==> flow/design.v <==
`timescale 1ps / 1ps
module CRC (clk ,poly, zeroes , data_in, crc_out);   
  input clk;           
  input [2:0]zeroes ;
  input [3:0]data_in ; 
  input [3:0]poly ;
  output [2:0]crc_out;
  reg [2:0] q1, q2, q3, q4, q5, q6, q7, q8, q9;
  reg pop,pop1, pop2, pop3, pop4, pop5, pop6, pop7, pop8, pop9;
  reg [3:0] inter,y,y1, y2, y3, y4, y5, y6, y7, y8, y9;
  reg [2:0] ans,ans1, ans2, ans3, ans4, ans5, ans6, ans7, ans8;
  assign inter[0] = poly[0]; 
  assign inter[1] = poly[1];
  assign inter[2] = poly[2];
  LeftShiftRegister lr (clk, zeroes , zeroes[0], q1, pop) ;  
  LeftShiftRegister lr1 (clk, q1 , data_in[3], q2, pop1) ;
  assign y = pop1 ? inter: zeroes;
  XOR xor1 (y,q2,ans);	   
  LeftShiftRegister lr2 (clk, ans ,  data_in[2], q3, pop2) ;
  assign y1 = pop2 ? inter: zeroes;
  XOR  xor2 (y1,q3,ans1);	  	   
  LeftShiftRegister lr3 (clk, ans1,  data_in[1], q4, pop3) ;
  assign y2 = pop3 ? inter: zeroes;
  XOR xor3 (y2,q4,ans2);	  
  LeftShiftRegister lr4 (clk, ans2 , data_in[0], q5, pop4) ;
  assign y3 = pop4 ? inter: zeroes;
  XOR xor4 (y3,q5,ans3);
  LeftShiftRegister lr5 (clk, ans3 , zeroes[2], q6, pop5) ;
  assign y4 = pop5 ? inter: zeroes;
  XOR xor5 (y4,q6,ans4);	  
  LeftShiftRegister lr6 (clk, ans4 , zeroes[1], q7, pop6) ;
  assign y5 = pop6 ? inter: zeroes;
  XOR xor6 (y5,q7,ans5);	 
  LeftShiftRegister lr7 (clk, ans5,  zeroes[1],  q8, pop7) ;
  assign y6 = pop7 ? inter: zeroes;
  XOR xor7 (y6,q8,ans6);	
  assign crc_out = ans6;
endmodule
`timescale 1ps / 1ps
module Dff(d, clk, q, q_bar);
  input d, clk;
  output reg q, q_bar;
  always @(posedge clk)
  begin
      q <= d;          
      q_bar <= ~d;     
  end
endmodule
`timescale 1ps / 1ps
module XOR (y,current,ans);	
	input [3:0] y;
	input [2:0]	current;
	output [2:0] ans;
	assign ans[0]  = current[0] ^ y[0]; 
	assign ans[1]  = current[1]  ^ y[1];
	assign ans[2]  = current[2]  ^ y[2];
endmodule
`timescale 1ps / 1ps
module LeftShiftRegister(clk, prev , din, q, pop);
  input clk;           
  input din;           
  input [2:0]prev ;
  output [2:0] q;      
  output pop;
  wire d0, d1, d2, d3,q1_bar,q2_bar,q3_bar,q4_bar; 
  assign pop = prev[2];	
  Dff dff1 (din, clk, d0, q1_bar);
  Dff dff2 (prev[0], clk, d1, q2_bar);
  Dff dff3 (prev[1], clk, d2, q3_bar);
  assign q = { d2, d1, d0};
endmodule
# --- Reports on CRC ---
# Tool output for the design above, in the order of the flow.
# Lines are those of the file above, counted from 1.
# Operators: Yosys type, input widths -> output width; for muxes data width and select width s.
design:
  top: "CRC"
  clock_port: "clk"
  library: "sky130hd"
  lib_corner: "tt_025C_1v80"

# --- Word level ---
# Source: Yosys, flattened and elaborated, memories not mapped. Widths are those after wreduce; folded enables and synchronous resets count as part of the registers. Registers that Yosys merges into a memory's read port (data or address) are not register bits. Print and check cells do not count. Equal cells are merged and count once.
op_classes:
  n_logic: 21
  mux: 7
op_table:
  columns: ["cell", "n"]
  rows:
  - ["$xor 1x1->1", 21]
  - ["$mux 3", 7]
word_totals:
  register_bits: 20
  elab_cells: 48
  output_inout_bits: 3
  in_bits: 12

# --- Depth ---
# Yosys ltp: most cells in a row. Word level: on the elaborated netlist, between registers, memories and ports. Mapped: between sequential cells and ports; inverters and the memories' decode and read muxes count.
logic_depth:
  word_depth: 14
  abc_area: 0
  mapped_depth: 7
  ltp_nobuf: 6

# --- Netlist ---
# Source: synth_stat.txt of the flow (Yosys; design flattened, memories mapped). It holds for the ABC_AREA given above (unset counts as 0); a run with the other value may have another netlist.
# Totals and module areas in this step are rounded.
synth_totals:
  buf_cells: 1
  area_um2: 913.4
  sequential_area_um2: 400.4
  mapped_cells: 68
  ffs: 20
by_type:
  columns: ["type", "n", "area_total_um2"]
  rows:
  - ["sky130_fd_sc_hd__dfxtp_1", 20, 400.384]
  - ["sky130_fd_sc_hd__mux2i_1", 19, 190.182]
  - ["sky130_fd_sc_hd__xnor2_1", 21, 183.926]
  - ["sky130_fd_sc_hd__xnor3_1", 2, 45.043]
  - ["sky130_fd_sc_hd__xnor2_4", 1, 27.526]
  - ["sky130_fd_sc_hd__xor3_2", 1, 25.024]
  - ["sky130_fd_sc_hd__buf_6", 1, 11.261]
  - ["sky130_fd_sc_hd__maj3_2", 1, 11.261]
  - ["sky130_fd_sc_hd__maj3_1", 1, 10.01]
  - ["sky130_fd_sc_hd__xor2_1", 1, 8.758]
# The figures by module come from a second, unflattened synthesis with its own total; it is not the netlist above.
hier_totals:
  hier_cells: 147
  area_unflattened_um2: 1715
# Each row is one instance without its submodules.
modules:
  columns: ["module", "instances", "area_um2", "seq_area_um2", "cells"]
  rows:
  - ["Dff", 24, 43.8, 40.0, 3]
  - ["CRC", 1, 240.2, 0.0, 22]
  - ["LeftShiftRegister", 8, 30.0, 0.0, 4]
  - ["XOR", 7, 26.3, 0.0, 3]

# --- Worst setup path after synthesis ---
# OpenSTA on the mapped netlist: ideal clock, no wires. The path of least setup slack (recovery checks aside). Input and output delay are each 20% of the period. Register names are those of the netlist, which keeps one name where synthesis merged equal registers.
synth_timing:
  path_type: "register to output"
  from: "reg (no name shown)"
  to: "out crc_out[0]"
  setup_slack_ps: -123
  t_arrival_ps: 2211
  out_delay_ps: 522
  t_first_pin_ps: 0
  n_path_buf: 1
  t_required_ps: 2088
  delay_ps: 2211
  tclk_ps: 2610
  driving_pins: 8
  synth_period_reached_ps: 2733
# "delay_ps" is the arrival time less input delay plus setup time.
# At an output port there is no setup time.
# "driving_pins" counts driving pins, that of a launching flip-flop among them; a cell with two outputs on the path counts twice.
# "synth_period_reached_ps" is the clock period less the worst setup slack; recovery checks do not enter. This is arithmetic on one report: input and output delays are still those of the set period (20% each).
# The rows between start and end are the longest chain of elaborated cells between them; the timing report does not say that the signal goes this way. Where chains are equally long, one stands for them.
# Each line given opens the expression or statement behind the cell; cells for indexed reads and writes are added by Yosys, which also makes memories of some case tables.
synth_via:
  cell_sequence: "sky130_fd_sc_hd__dfxtp_1 sky130_fd_sc_hd__buf_6 sky130_fd_sc_hd__xor3_2 sky130_fd_sc_hd__xnor3_1 sky130_fd_sc_hd__maj3_2 sky130_fd_sc_hd__xnor2_4 sky130_fd_sc_hd__mux2i_1 sky130_fd_sc_hd__xnor2_1"
  elab_chain_cells: 14
  cone_cells: 14
  cone_lines: 9
  classes_between: "7 x mux; 7 x logic"
synth_rtl:
  columns: ["element", "line_no", "text"]
  rows:
  - ["$mux 3", 17, "assign y = pop1 ? inter: zeroes;"]
  - ["$xor 1x1->1", 56, "assign ans[2] = current[2] ^ y[2];"]
  - ["$mux 3", 20, "assign y1 = pop2 ? inter: zeroes;"]
  - ["$xor 1x1->1", 56, null]
  - ["$mux 3", 23, "assign y2 = pop3 ? inter: zeroes;"]
  - ["$xor 1x1->1", 56, null]
  - ["$mux 3", 26, "assign y3 = pop4 ? inter: zeroes;"]
  - ["$xor 1x1->1", 56, null]
  - ["$mux 3", 29, "assign y4 = pop5 ? inter: zeroes;"]
  - ["$xor 1x1->1", 56, null]
  - ["$mux 3", 32, "assign y5 = pop6 ? inter: zeroes;"]
  - ["$xor 1x1->1", 56, null]
  - ["$mux 3", 35, "assign y6 = pop7 ? inter: zeroes;"]
  - ["$xor 1x1->1", 54, "assign ans[0] = current[0] ^ y[0];"]
  - ["end, declared", 7, "output [2:0]crc_out;"]

# --- Worst path after layout ---
# From the final timing report of entry A: the path of least setup slack in the routed layout; clock arrival at registers is part of the times.
# The path's times are printed in steps of 10 ps; the period is the one set.
layout_timing:
  path_type: "register to output"
  from: "reg lr2.dff3.q"
  to: "out crc_out[0]"
  n_path_buf: 2
  t_required_ps: 2460
  t_first_pin_ps: 300
  tclk_ps: 3070
  out_delay_ps: 610
  t_arrival_ps: 2460
  setup_slack_ps: 0
  driving_pins: 9
# The rows between start and end are the longest chain of elaborated cells between them; the timing report does not say that the signal goes this way. Where chains are equally long, one stands for them.
layout_via:
  cell_sequence: "sky130_fd_sc_hd__dfxtp_2 sky130_fd_sc_hd__xor3_2 sky130_fd_sc_hd__xnor3_1 sky130_fd_sc_hd__maj3_2 sky130_fd_sc_hd__xnor2_4 sky130_fd_sc_hd__buf_6 sky130_fd_sc_hd__mux2i_4 sky130_fd_sc_hd__xnor2_1 sky130_fd_sc_hd__buf_2"
  elab_chain_cells: 11
  cone_cells: 11
  cone_lines: 7
  classes_between: "5 x mux; 6 x logic"
layout_rtl:
  columns: ["element", "line_no", "text"]
  rows:
  - ["start, declared", 42, "output reg q, q_bar;"]
  - ["start, assigned", 45, "q <= d;"]
  - ["$xor 1x1->1", 56, "assign ans[2] = current[2] ^ y[2];"]
  - ["$mux 3", 23, "assign y2 = pop3 ? inter: zeroes;"]
  - ["$xor 1x1->1", 56, null]
  - ["$mux 3", 26, "assign y3 = pop4 ? inter: zeroes;"]
  - ["$xor 1x1->1", 56, null]
  - ["$mux 3", 29, "assign y4 = pop5 ? inter: zeroes;"]
  - ["$xor 1x1->1", 56, null]
  - ["$mux 3", 32, "assign y5 = pop6 ? inter: zeroes;"]
  - ["$xor 1x1->1", 56, null]
  - ["$mux 3", 35, "assign y6 = pop7 ? inter: zeroes;"]
  - ["$xor 1x1->1", 54, "assign ans[0] = current[0] ^ y[0];"]
  - ["end, declared", 7, "output [2:0]crc_out;"]

Lab notebook: CRC

Measured data: module CRC, platform sky130hd, 2 stored runs of the flow under differing settings, order arbitrary. Input and output delays are each 20% of the period that was set; the output load is 0.01 pF.
"achieved_period_ps" means the clock period less the worst setup slack. The figure is calculated, with input and output delays left at 20% of the set period.
"worstPathTime_ps" = time allowed to the worst setup path (clock period - input delay - output delay, where it has them) - its slack; a late launch clock adds to it, a late capture clock takes from it.
"totalPower_uw": no workload was simulated; the value follows from the tool's default switching activity.
"worstPathTime_ps" is given in steps of 10 ps.
Results are given in rounded form.

--- entry A ---
==> flow/run.sh <==
#!/bin/bash
# the make line also repeats the synthesis and layout settings of config.mk as NAME=value (left out here)
make -C /OpenROAD-flow-scripts/flow DESIGN_CONFIG=/design/flow/config.mk WORK_HOME=/design/flow/orfs CLKGATE_MAP_FILE= finish
==> flow/config.mk <==
export PLATFORM = sky130hd
export DESIGN_NAME = CRC
export DESIGN_NICKNAME = CRC
export VERILOG_FILES = /design/flow/design.v
export SDC_FILE = /design/flow/constraint.sdc
export NUM_CORES = 4
export LEC_CHECK = 0
export CAP_MARGIN = 20
export CORE_MARGIN = 2
export CORE_UTILIZATION = 31
export SLEW_MARGIN = 20
==> flow/constraint.sdc <==
create_clock -name core_clock -period 3.07 [get_ports {clk}]
set_input_delay 0.6140 -clock core_clock [delete_from_list [all_inputs] [get_ports {clk}]]
set_output_delay 0.6140 -clock core_clock [all_outputs]
set_load 0.01 [all_outputs]

==> results, as YAML <==
results:
  die_area_um2: 3397
  worstPathTime_ps: 2460
  critical_path_kind: "register to output"
  setupTns_ps: -3
  achieved_period_ps: 3073
  ys_area_um2: 913.4
  finish.utilization_pct: 44.5
  finalCellArea_um2: 1237
  setup_ws_ps: -3
  totalPower_uw: 1170
  timing.hold.ws_ps: 337

--- entry B ---
==> flow/run.sh <==
#!/bin/bash
# the make line also repeats the synthesis and layout settings of config.mk as NAME=value (left out here)
make -C /OpenROAD-flow-scripts/flow DESIGN_CONFIG=/design/flow/config.mk WORK_HOME=/design/flow/orfs CLKGATE_MAP_FILE= finish
==> flow/config.mk <==
export PLATFORM = sky130hd
export DESIGN_NAME = CRC
export DESIGN_NICKNAME = CRC
export VERILOG_FILES = /design/flow/design.v
export SDC_FILE = /design/flow/constraint.sdc
export NUM_CORES = 4
export LEC_CHECK = 0
export CAP_MARGIN = 20
export CELL_PAD_IN_SITES_GLOBAL_PLACEMENT = 2
export CORE_MARGIN = 2
export CORE_UTILIZATION = 50
export CTS_CLUSTER_DIAMETER = 399
export GPL_TIMING_DRIVEN = 0
export HOLD_SLACK_MARGIN = 0.28
export MAX_ROUTING_LAYER = met4
export MIN_ROUTING_LAYER = met1
export PLACE_DENSITY_LB_ADDON = 0.17
export SETUP_SLACK_MARGIN = 0.72
export SLEW_MARGIN = 20
==> flow/constraint.sdc <==
create_clock -name core_clock -period 4.57 [get_ports {clk}]
set_input_delay 0.9140 -clock core_clock [delete_from_list [all_inputs] [get_ports {clk}]]
set_output_delay 0.9140 -clock core_clock [all_outputs]
set_load 0.01 [all_outputs]

==> results, as YAML <==
results:
  die_area_um2: 2185
  worstPathTime_ps: 2760
  critical_path_kind: "register to output"
  setupTns_ps: 0
  achieved_period_ps: 3674
  ys_area_um2: 913.4
  finish.utilization_pct: 64.3
  finalCellArea_um2: 1110
  setup_ws_ps: 896
  totalPower_uw: 667.7
  timing.hold.ws_ps: 336
