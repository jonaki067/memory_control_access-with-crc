==> flow/design.v <==
`timescale 1ps / 1ps
module control_logic(
    input clk,             
    input reset,           
    input e,               
    input rw,               
    input k,               
    input y,               
    output reg [11:0] state, 
    output reg x,          
    output reg s1,         
    output reg s0,         
    output reg cmp,        
    output reg l,          
);
    reg [11:0] next_state;
    always @(*) begin
        next_state[0] = (state[0] & ~e) | state[11] ;  
        next_state[1] = (state[0] & e );                       
        next_state[2] = (state[1] & ~rw) | state[8];                       
        next_state[3] = state[2] ;                                                 
        next_state[4] = state[3] | ~k & state[6];                                                 
        next_state[5] = state[4] & y;                                                 
        next_state[6] = state[4] & ~y;
		next_state[7] = state[6] & k;  
		next_state[8] = state[1] & rw;    
		next_state[9] = state[7] ; 
		next_state[10] = state[7] ; 
		next_state[11] = state[9] | state[10]; 
        next_state = next_state & ~state; 
    end
    always @(posedge clk or posedge reset) begin
        if (reset)
            state <= 7'b0000001; 
        else
            state <= next_state; 
    end
    always @(*) begin
        x = state[0] | state[4] | state[6] | state[9];                 
        s0 = state[2] | state[4] | state[5]| state[8]| state[9];     
        s1 = state[3] | state[5] | state[6] | state[9] | state[10];            
        l = state[1] | state[3] | state[8] | state[9];    
    end
endmodule
==> From RTL to reports: control_logic <==
Tool output for the design above, in the order of the flow.
Line numbers count from 1 in the design file above.
Library cell names are shortened.
{ "design": {"top": "control_logic", "clock_port": "clk", "lib": "sky130hd", "lib_corner": "tt_025C_1v80"} }

==> Word level <==
Yosys after proc, flatten, opt, wreduce and memory -nomap, before mapping. Enables and synchronous resets that opt folds into registers are not counted as muxes. Memory bits, and registers merged into a memory's read port (data or address), are not among the register bits. Print and check cells are not counted. Equal cells are merged and count once.
{ "bits": {"regBits": 12, "input_bits": 6, "output_inout_bits": 17, "elab_cells": 33} }
{ "op_classes": {"n_logic": 32} }
{ "ops": {"columns": ["operator", "n"], "rows": [
  ["1-bit bitwise OR", 18],
  ["12-bit AND", 1],
  ["12-bit NOT", 1],
  ["1-bit AND", 8],
  ["1-bit NOT", 4]
]} }

==> Longest topological paths <==
Longest topological path by Yosys (ltp), each cell counted once; first at word level (registers and memories cut), then after technology mapping (sequential cells cut; the memories' decode and read muxes count).
{ "depth": {"word_depth": 4, "ABC_AREA": 1, "ltp_mapped": 4, "depth_no_buf": 4} }

==> Netlist <==
Source: synth_stat.txt of the flow (Yosys; design flattened, memories mapped). It holds for the ABC_AREA given above (unset counts as 0); a run with the other value may have another netlist.
{ "types": {"columns": ["cell", "n", "area_total_um2"], "rows": [
  ["dfrtp_1", 11, 275.264],
  ["nor2_1", 13, 48.797],
  ["dfstp_2", 1, 26.275],
  ["inv_1", 7, 26.275],
  ["nand2_1", 5, 18.768],
  ["inv_2", 4, 15.014],
  ["nand4_1", 2, 12.512],
  ["nand3_1", 2, 10.01],
  ["nor3_2", 1, 10.01],
  ["a21oi_2", 1, 8.758],
  ["buf_4", 1, 7.507],
  ["nor3_1", 1, 5.005],
  ["o21ai_1", 1, 5.005],
  ["conb_1", 1, 3.754]
]} }
{ "mapped": {"mapped_cells": 51, "yosys_area_um2": 473.0, "seqArea_um2": 301.5, "ff_cells": 12, "buffers": 1} }

==> Timing after synthesis <==
Source: OpenSTA report_checks on the synthesized netlist (no wires, ideal clock, input and output delay 20% of the period each), path of least setup slack; recovery checks are left aside. Register names are those of the netlist, which keeps one name where synthesis merged equal registers.
{ "synth_timing": {"path_type": "reg-to-output", "startpoint": "register state[0]", "endpoint": "output port x", "period_ps": 1890, "out_delay_ps": 378, "launch_ps": 0, "arrival_ps": 710, "required_time_ps": 1512, "path_slack_ps": 802, "path_delay_ps": 710, "path_stages": 3, "n_path_buf": 0, "synth_period_reached_ps": 1088} }
"path_delay_ps" is the arrival time less input delay plus setup time.
At an output port there is no setup time.
"path_stages": output pins that drive a net of the path, with the launching flip-flop's if there is one; two outputs of one cell count as two.
"synth_period_reached_ps" = period - worst setup slack (recovery checks aside). The figure is calculated, with input and output delays left at 20% of the set period.
The rows between start and end are the longest chain of elaborated cells between them; the timing report does not say that the signal goes this way. Where chains are equally long, one stands for them.
Each line given opens the expression or statement behind the cell; cells for indexed reads and writes are added by Yosys, which also makes memories of some case tables.
{ "synth_via": {"cell_sequence": "dfstp_2 nor2_1 nand3_1", "elab_chain_len": 3, "cells_between": 3, "cone_lines": 1, "classes_between": "logic (3)"} }
{ "synth_rtl": {"columns": ["element", "line_no", "text"], "rows": [
  ["start: declaration", 9, "output reg [11:0] state,"],
  ["start: assignment", 34, "state <= 7'b0000001;"],
  ["start: assignment", 36, "state <= next_state;"],
  ["1-bit bitwise OR (3 in a row)", 39, "x = state[0] | state[4] | state[6] | state[9];"],
  ["end: declaration", 10, "output reg x,"]
]} }

==> Timing after layout <==
From the final timing report of job 2: the path of least setup slack in the routed layout; clock arrival at registers is part of the times.
The path's times are printed in steps of 10 ps; the period is the one set.
{ "layout_timing": {"path_type": "reg-to-output", "startpoint": "register state[9]", "endpoint": "output port s0", "period_ps": 1390, "out_delay_ps": 280, "launch_ps": 270, "arrival_ps": 1150, "required_time_ps": 1110, "path_slack_ps": -40, "path_stages": 5, "n_path_buf": 2} }
The rows between start and end are the longest chain of elaborated cells between them; the timing report does not say that the signal goes this way. Where chains are equally long, one stands for them.
{ "layout_via": {"cell_sequence": "dfrtp_1 nor2_2 buf_4 nand4_1 buf_2", "elab_chain_len": 1, "cells_between": 1, "cone_lines": 1, "classes_between": "logic (1)"} }
{ "layout_rtl": {"columns": ["element", "line_no", "text"], "rows": [
  ["start: declaration", 9, "output reg [11:0] state,"],
  ["start: assignment", 34, "state <= 7'b0000001;"],
  ["start: assignment", 36, "state <= next_state;"],
  ["1-bit bitwise OR", 40, "s0 = state[2] | state[4] | state[5]| state[8]| state[9];"],
  ["end: declaration", 12, "output reg s0,"]
]} }

Wiki page: control_logic / flow data

Measured data: module control_logic, platform sky130hd, 2 stored runs of the flow under differing settings, order arbitrary. Input and output delays are each 20% of the period that was set; the output load is 0.01 pF.
"timing.achieved_period_ps" means the clock period less the worst setup slack. The figure is calculated, with input and output delays left at 20% of the set period.
"timing.worst_path_ps" = time allowed to the worst setup path (clock period - input delay - output delay, where it has them) - its slack; a late launch clock adds to it, a late capture clock takes from it.
By "final_power_uw" is meant OpenSTA's value without simulated activity: inputs other than the clock are taken to toggle once in ten clock periods, and the tool carries that through the logic.
"timing.worst_path_ps" is known to 10 ps.
[
  {
    "run": "job 1",
    "settings": { "period_ns": 2.02, "CORE_UTILIZATION": 66, "SETUP_SLACK_MARGIN": -0.17, "PLACE_DENSITY_LB_ADDON": 0.18, "CELL_PAD_IN_SITES_GLOBAL_PLACEMENT": 0, "GPL_ROUTABILITY_DRIVEN": 0, "CTS_CLUSTER_SIZE": 80, "CTS_CLUSTER_DIAMETER": 61, "SLEW_MARGIN": 40, "MIN_ROUTING_LAYER": "met2", "CAP_MARGIN": 20, "CORE_MARGIN": 2 },
    "outcome": "unfinished; error PDN-0185 in floorplanning"
  },
  {
    "run": "job 2",
    "settings": { "period_ns": 1.39, "CORE_UTILIZATION": 24, "PLACE_DENSITY_LB_ADDON": 0.24, "HOLD_SLACK_MARGIN": 0.16, "CORE_ASPECT_RATIO": 0.61, "CELL_PAD_IN_SITES_GLOBAL_PLACEMENT": 2, "TNS_END_PERCENT": 35, "ABC_AREA": 1, "GPL_ROUTABILITY_DRIVEN": 1, "CTS_CLUSTER_DIAMETER": 288, "CAP_MARGIN": 20, "CORE_MARGIN": 2, "SLEW_MARGIN": 20 },
    "results": { "timing.worst_path_ps": 1150, "critical_path_kind": "reg-to-output", "finalUtil_pct": 44.0, "setupTns_ps": -41, "design.die.area_um2": 2352.5, "synthesis_area_um2": 473.0, "final_stdcell_area_um2": 805.8, "timing.setup.ws_ps": -41, "final_power_uw": 647.8, "timing.achieved_period_ps": 1431 }
  }
]
