==> flow/design.v <==
`timescale 1ps / 1ps
module address_decoder ( address, decoded_address );
    input [2:0] address;
    wire [2:0] address;
    output [7:0] decoded_address;
    reg [7:0] decoded_address;
    always @(*) begin
        decoded_address = 8'b0;         
        decoded_address[address] = 1;  
    end
endmodule
`timescale 1ps / 1ps
module d_flip_flop ( clk, d, reset, enable, q );
    input clk;
    input d;
    input reset;
    input enable;
    output q;
    reg q;
    wire q_next;
    assign q_next = (~reset & enable & d) | (~reset & ~enable & q);
    always @(posedge clk) begin
        q <= q_next;
    end
endmodule
`timescale 1ps / 1ps
module ram_8x4 ( clk, reset, address, data_in, write_enable, read_enable, data_out );
    input clk;
    wire clk;
    input reset;
    wire reset;
    input [2:0] address;
    wire [2:0] address;
    input [3:0] data_in;
    wire [3:0] data_in;
    input write_enable;
    wire write_enable;
    input read_enable;
    wire read_enable;
    output [3:0] data_out;
    wire [3:0] data_out;
    wire [7:0] address_decoder_out;
    wire [31:0] flip_flop_outputs;
    wire [31:0] flip_flop_enable;
    reg [3:0] read_data;
    address_decoder dec_inst (address, address_decoder_out);
    genvar i, j;
    generate
        for (i = 0; i < 8; i = i + 1) begin : ROW
            for (j = 0; j < 4; j = j + 1) begin : COLUMN
                assign flip_flop_enable[i * 4 + j] = write_enable & address_decoder_out[i];
                d_flip_flop dff_inst (
                    clk, 
                    data_in[j], 
                    reset, 
                    flip_flop_enable[i * 4 + j], 
                    flip_flop_outputs[i * 4 + j]
                );
            end
        end
    endgenerate
    always @(*) begin
        if (read_enable) begin
            read_data[0] = flip_flop_outputs[address * 4 + 0];
            read_data[1] = flip_flop_outputs[address * 4 + 1];
            read_data[2] = flip_flop_outputs[address * 4 + 2];
            read_data[3] = flip_flop_outputs[address * 4 + 3];
        end else begin
            read_data = 4'bz;  
        end
    end
    assign data_out = read_data;
endmodule
# == From RTL to reports: ram_8x4 ==
# The steps from the RTL of ram_8x4 to its reports follow in flow order.
# Lines are those of the file above, counted from 1.
# Library cell names are shortened.
# Not given: n/a
# design
design,ram_8x4
clk_port,clk
cell_library,sky130hd
corner,tt_025C_1v80

# == Word level ==
# Yosys after proc, flatten, opt, wreduce and memory -nomap, before mapping. Enables and synchronous resets that opt folds into registers are not counted as muxes. Memory bits, and registers merged into a memory's read port (data or address), are not among the register bits. Print and check cells are not counted. Equal cells are merged and count once.
# classes
addsub,4
n_shift,5
n_mux,4
n_logic,129
# op_table
cell,n
variable part select 32 x 7 -> 1 bit,3
bitwise AND 1 bit,88
OR 1 bit,32
variable part select 32 x 6 -> 1 bit,1
adder 5 x 2 -> 6 bit (second input constant),2
inverter 1 bit,9
variable shift 1 x 4 -> 8 bit (first input constant),1
adder 5 x 1 -> 6 bit (second input constant),1
negation 3 -> 4 bit,1
two-way mux 1 bit,4
# bits
reg_bits,32
inputBits,11
output_inout_bits,4
elab_cells,174

# == Longest topological paths ==
# Depth = most cells in a row (Yosys ltp): at word level without a register or memory, in the mapped netlist without a sequential cell, where the memories' decode and read muxes count.
# depth
word_depth,7
ABC_AREA,0
mapped_depth,7
ltp_nobuf,5

# == Netlist ==
# Source: synth_stat.txt of the flow (Yosys; design flattened, memories mapped). It holds for the ABC_AREA given above (unset counts as 0); a run with the other value may have another netlist.
# Totals and module areas in this step are rounded.
# types
cell,n,area_total_um2
dfxtp_1,32,640.614
mux4_1,8,210.202
nand3_1,28,140.134
a21oi_1,20,100.096
o21ai_1,20,100.096
a21oi_2,8,70.067
ha_1,4,50.048
nand2b_1,8,50.048
mux2_2,4,45.043
mux2i_1,4,40.038
o21ai_0,8,40.038
buf_6,3,33.782
clkbuf_2,5,25.024
buf_2,4,20.019
and2_1,3,18.768
or3b_1,2,17.517
a21oi_4,1,16.266
xnor2_2,1,16.266
# Not listed: further types 8, cells in them 16.
# synth_totals
mapped_cells,179
area_mm2,0.001725
sequential_area_mm2,0.0006406
ffs,32
buf_cells,18
# The figures by module come from a second, unflattened synthesis with its own total; it is not the netlist above.
# unflattened
hier_cells,137
area_unflattened_mm2,0.001553
# Each row is one instance without its submodules.
# by_module
module,n_inst,n_cells,mod_area_mm2,mod_seq_area_mm2
d_flip_flop,32,3,0.0000338,0.00002
ram_8x4,1,22,0.0003203,0
address_decoder,1,19,0.0001514,0

# == Path before layout ==
# OpenSTA on the mapped netlist: ideal clock, no wires. The path of least setup slack (recovery checks aside). Input and output delay are each 20% of the period. Register names are those of the netlist, which keeps one name where synthesis merged equal registers.
# synth_path
kind,input to register
start,in address[1]
end,reg ROW[4].COLUMN[0].dff_inst.q
tclk_ns,2.3
input_delay_ns,0.460
setup_ns,0.072
t_first_pin_ns,0.460
t_arrival_ns,1.922
t_required_ns,2.228
setup_slack_ns,0.306
delay_ns,1.534
driving_pins,6
n_path_buf,1
synth_period_reached_ns,1.994
# "delay_ns" = arrival - input delay + setup time.
# "driving_pins" counts driving pins, that of a launching flip-flop among them; a cell with two outputs on the path counts twice.
# "synth_period_reached_ns" = period - worst setup slack (recovery checks aside). The figure is calculated, with input and output delays left at 20% of the set period.
# Between the ends stands the longest chain of elaborated cells between them, by number of cells; it is not shown to be the way that was timed. Of several equally long chains one is given.
# A line is the first line of the expression or statement that the cell stems from. Yosys adds cells for indexed reads and writes and turns some case tables into memories.
# synth_via
path_cell_list,clkbuf_1 inv_1 ha_1 or3b_1 a21oi_4 mux2i_1
elab_chain_len,7
cone_cells,9
cone_lines,3
cone_classes,add/sub: 1; shift: 1; logic: 7
# synth_rtl
element,line_no,text
"start, declared",32,input [2:0] address;
negation 3 -> 4 bit,9,decoded_address[address] = 1;
variable shift 1 x 4 -> 8 bit,9,
bitwise AND 1 bit,51,assign flip_flop_enable[i * 4 + j] = write_enable & address_decoder_out[i];
inverter 1 bit,21,assign q_next = (~reset & enable & d) | (~reset & ~enable & q);
bitwise AND 1 bit x2,21,
OR 1 bit,21,
"end, assigned",23,q <= q_next;
"end, declared",18,output q;

# == Worst path after layout ==
# From the final timing report of entry A: the path of least setup slack in the routed layout; clock arrival at registers is part of the times.
# layout_path
kind,input to output
start,in address[0]
end,out data_out[3]
tclk_ns,3.6
input_delay_ns,0.72
out_delay_ns,0.72
t_first_pin_ns,0.72
t_arrival_ns,1.91
t_required_ns,2.88
setup_slack_ns,0.97
driving_pins,5
n_path_buf,3
# Between the ends stands the longest chain of elaborated cells between them, by number of cells; it is not shown to be the way that was timed. Of several equally long chains one is given.
# layout_via
path_cell_list,buf_6 buf_12 mux4_1 mux2_4 buf_6
elab_chain_len,3
cone_cells,3
cone_lines,2
cone_classes,add/sub: 1; shift: 1; mux: 1
# layout_rtl
element,line_no,text
"start, declared",32,input [2:0] address;
adder 5 x 2 -> 6 bit,67,read_data[3] = flip_flop_outputs[address * 4 + 3];
variable part select 32 x 7 -> 1 bit,67,
two-way mux 1 bit,63,if (read_enable) begin
"end, declared",40,output [3:0] data_out;

Stored flow runs of ram_8x4 (2 of them; Yosys, OpenROAD, sky130hd). They differ in their settings and are not a sequence. Constraints: input delay and output delay 20% of the set period each, output load 0.01 pF.
"achieved_period_ns" is the run's clock period less its worst setup slack. It is reckoned from that one timing run; input and output delays stay at 20% of the period that was set.
"worst_path_allowed_less_slack_ns" is the time allowed to the run's worst setup path (the clock period less input and output delay, where it has them) less its slack. Clock arrival times count: a late capture clock shortens it, a late launch clock lengthens it.
"total_power_w": no workload was simulated; the value follows from the tool's default switching activity.
Measured values are rounded.

Entry A, flow files:
==> flow/run.sh <==
#!/bin/bash
# the make line also repeats the synthesis and layout settings of config.mk as NAME=value (left out here)
make -C /OpenROAD-flow-scripts/flow DESIGN_CONFIG=/design/flow/config.mk WORK_HOME=/design/flow/orfs CLKGATE_MAP_FILE= finish
==> flow/config.mk <==
export PLATFORM = sky130hd
export DESIGN_NAME = ram_8x4
export DESIGN_NICKNAME = ram_8x4
export VERILOG_FILES = /design/flow/design.v
export SDC_FILE = /design/flow/constraint.sdc
export NUM_CORES = 4
export LEC_CHECK = 0
export ABC_AREA = 0
export CAP_MARGIN = 30
export CELL_PAD_IN_SITES_DETAIL_PLACEMENT = 1
export CORE_ASPECT_RATIO = 1.22
export CORE_MARGIN = 3
export CORE_UTILIZATION = 24
export CTS_CLUSTER_DIAMETER = 167
export GPL_ROUTABILITY_DRIVEN = 1
export HOLD_SLACK_MARGIN = 0.09
export PLACE_DENSITY_LB_ADDON = 0.24
export SETUP_SLACK_MARGIN = 0.98
export SLEW_MARGIN = 20
==> flow/constraint.sdc <==
create_clock -name core_clock -period 3.6 [get_ports {clk}]
set_input_delay 0.7200 -clock core_clock [delete_from_list [all_inputs] [get_ports {clk}]]
set_output_delay 0.7200 -clock core_clock [all_outputs]
set_load 0.01 [all_outputs]

==> results of entry A, as CSV <==
result,value
synthesis_area_mm2,0.001725
die_footprint_mm2,0.008248
final_cell_area_mm2,0.002051
final_util_frac,0.299
final_setup_ws_ns,0.965
final_setup_tns_ns,0.000
final_hold_ws_ns,0.479
total_power_w,0.0007726
achieved_period_ns,2.635
worst_path_allowed_less_slack_ns,1.19
timing.worst_path_kind,"input to output"

Entry B, flow files:
==> flow/run.sh <==
#!/bin/bash
# the make line also repeats the synthesis and layout settings of config.mk as NAME=value (left out here)
make -C /OpenROAD-flow-scripts/flow DESIGN_CONFIG=/design/flow/config.mk WORK_HOME=/design/flow/orfs CLKGATE_MAP_FILE= finish
==> flow/config.mk <==
export PLATFORM = sky130hd
export DESIGN_NAME = ram_8x4
export DESIGN_NICKNAME = ram_8x4
export VERILOG_FILES = /design/flow/design.v
export SDC_FILE = /design/flow/constraint.sdc
export NUM_CORES = 4
export LEC_CHECK = 0
export ABC_AREA = 1
export CAP_MARGIN = 30
export CORE_MARGIN = 2
export CORE_UTILIZATION = 49
export GPL_ROUTABILITY_DRIVEN = 0
export GPL_TIMING_DRIVEN = 1
export MAX_ROUTING_LAYER = met4
export MIN_ROUTING_LAYER = met1
export PLACE_DENSITY = 0.41
export SLEW_MARGIN = 20
export TNS_END_PERCENT = 45
==> flow/constraint.sdc <==
create_clock -name core_clock -period 1.76 [get_ports {clk}]
set_input_delay 0.3520 -clock core_clock [delete_from_list [all_inputs] [get_ports {clk}]]
set_output_delay 0.3520 -clock core_clock [all_outputs]
set_load 0.01 [all_outputs]

==> results of entry B, as CSV <==
result,value
synthesis_area_mm2,0.001719
die_footprint_mm2,0.003998
final_cell_area_mm2,0.002097
final_util_frac,0.624
final_setup_ws_ns,0.096
final_setup_tns_ns,0.000
final_hold_ws_ns,0.456
total_power_w,0.001441
achieved_period_ns,1.664
worst_path_allowed_less_slack_ns,0.96
timing.worst_path_kind,"input to output"
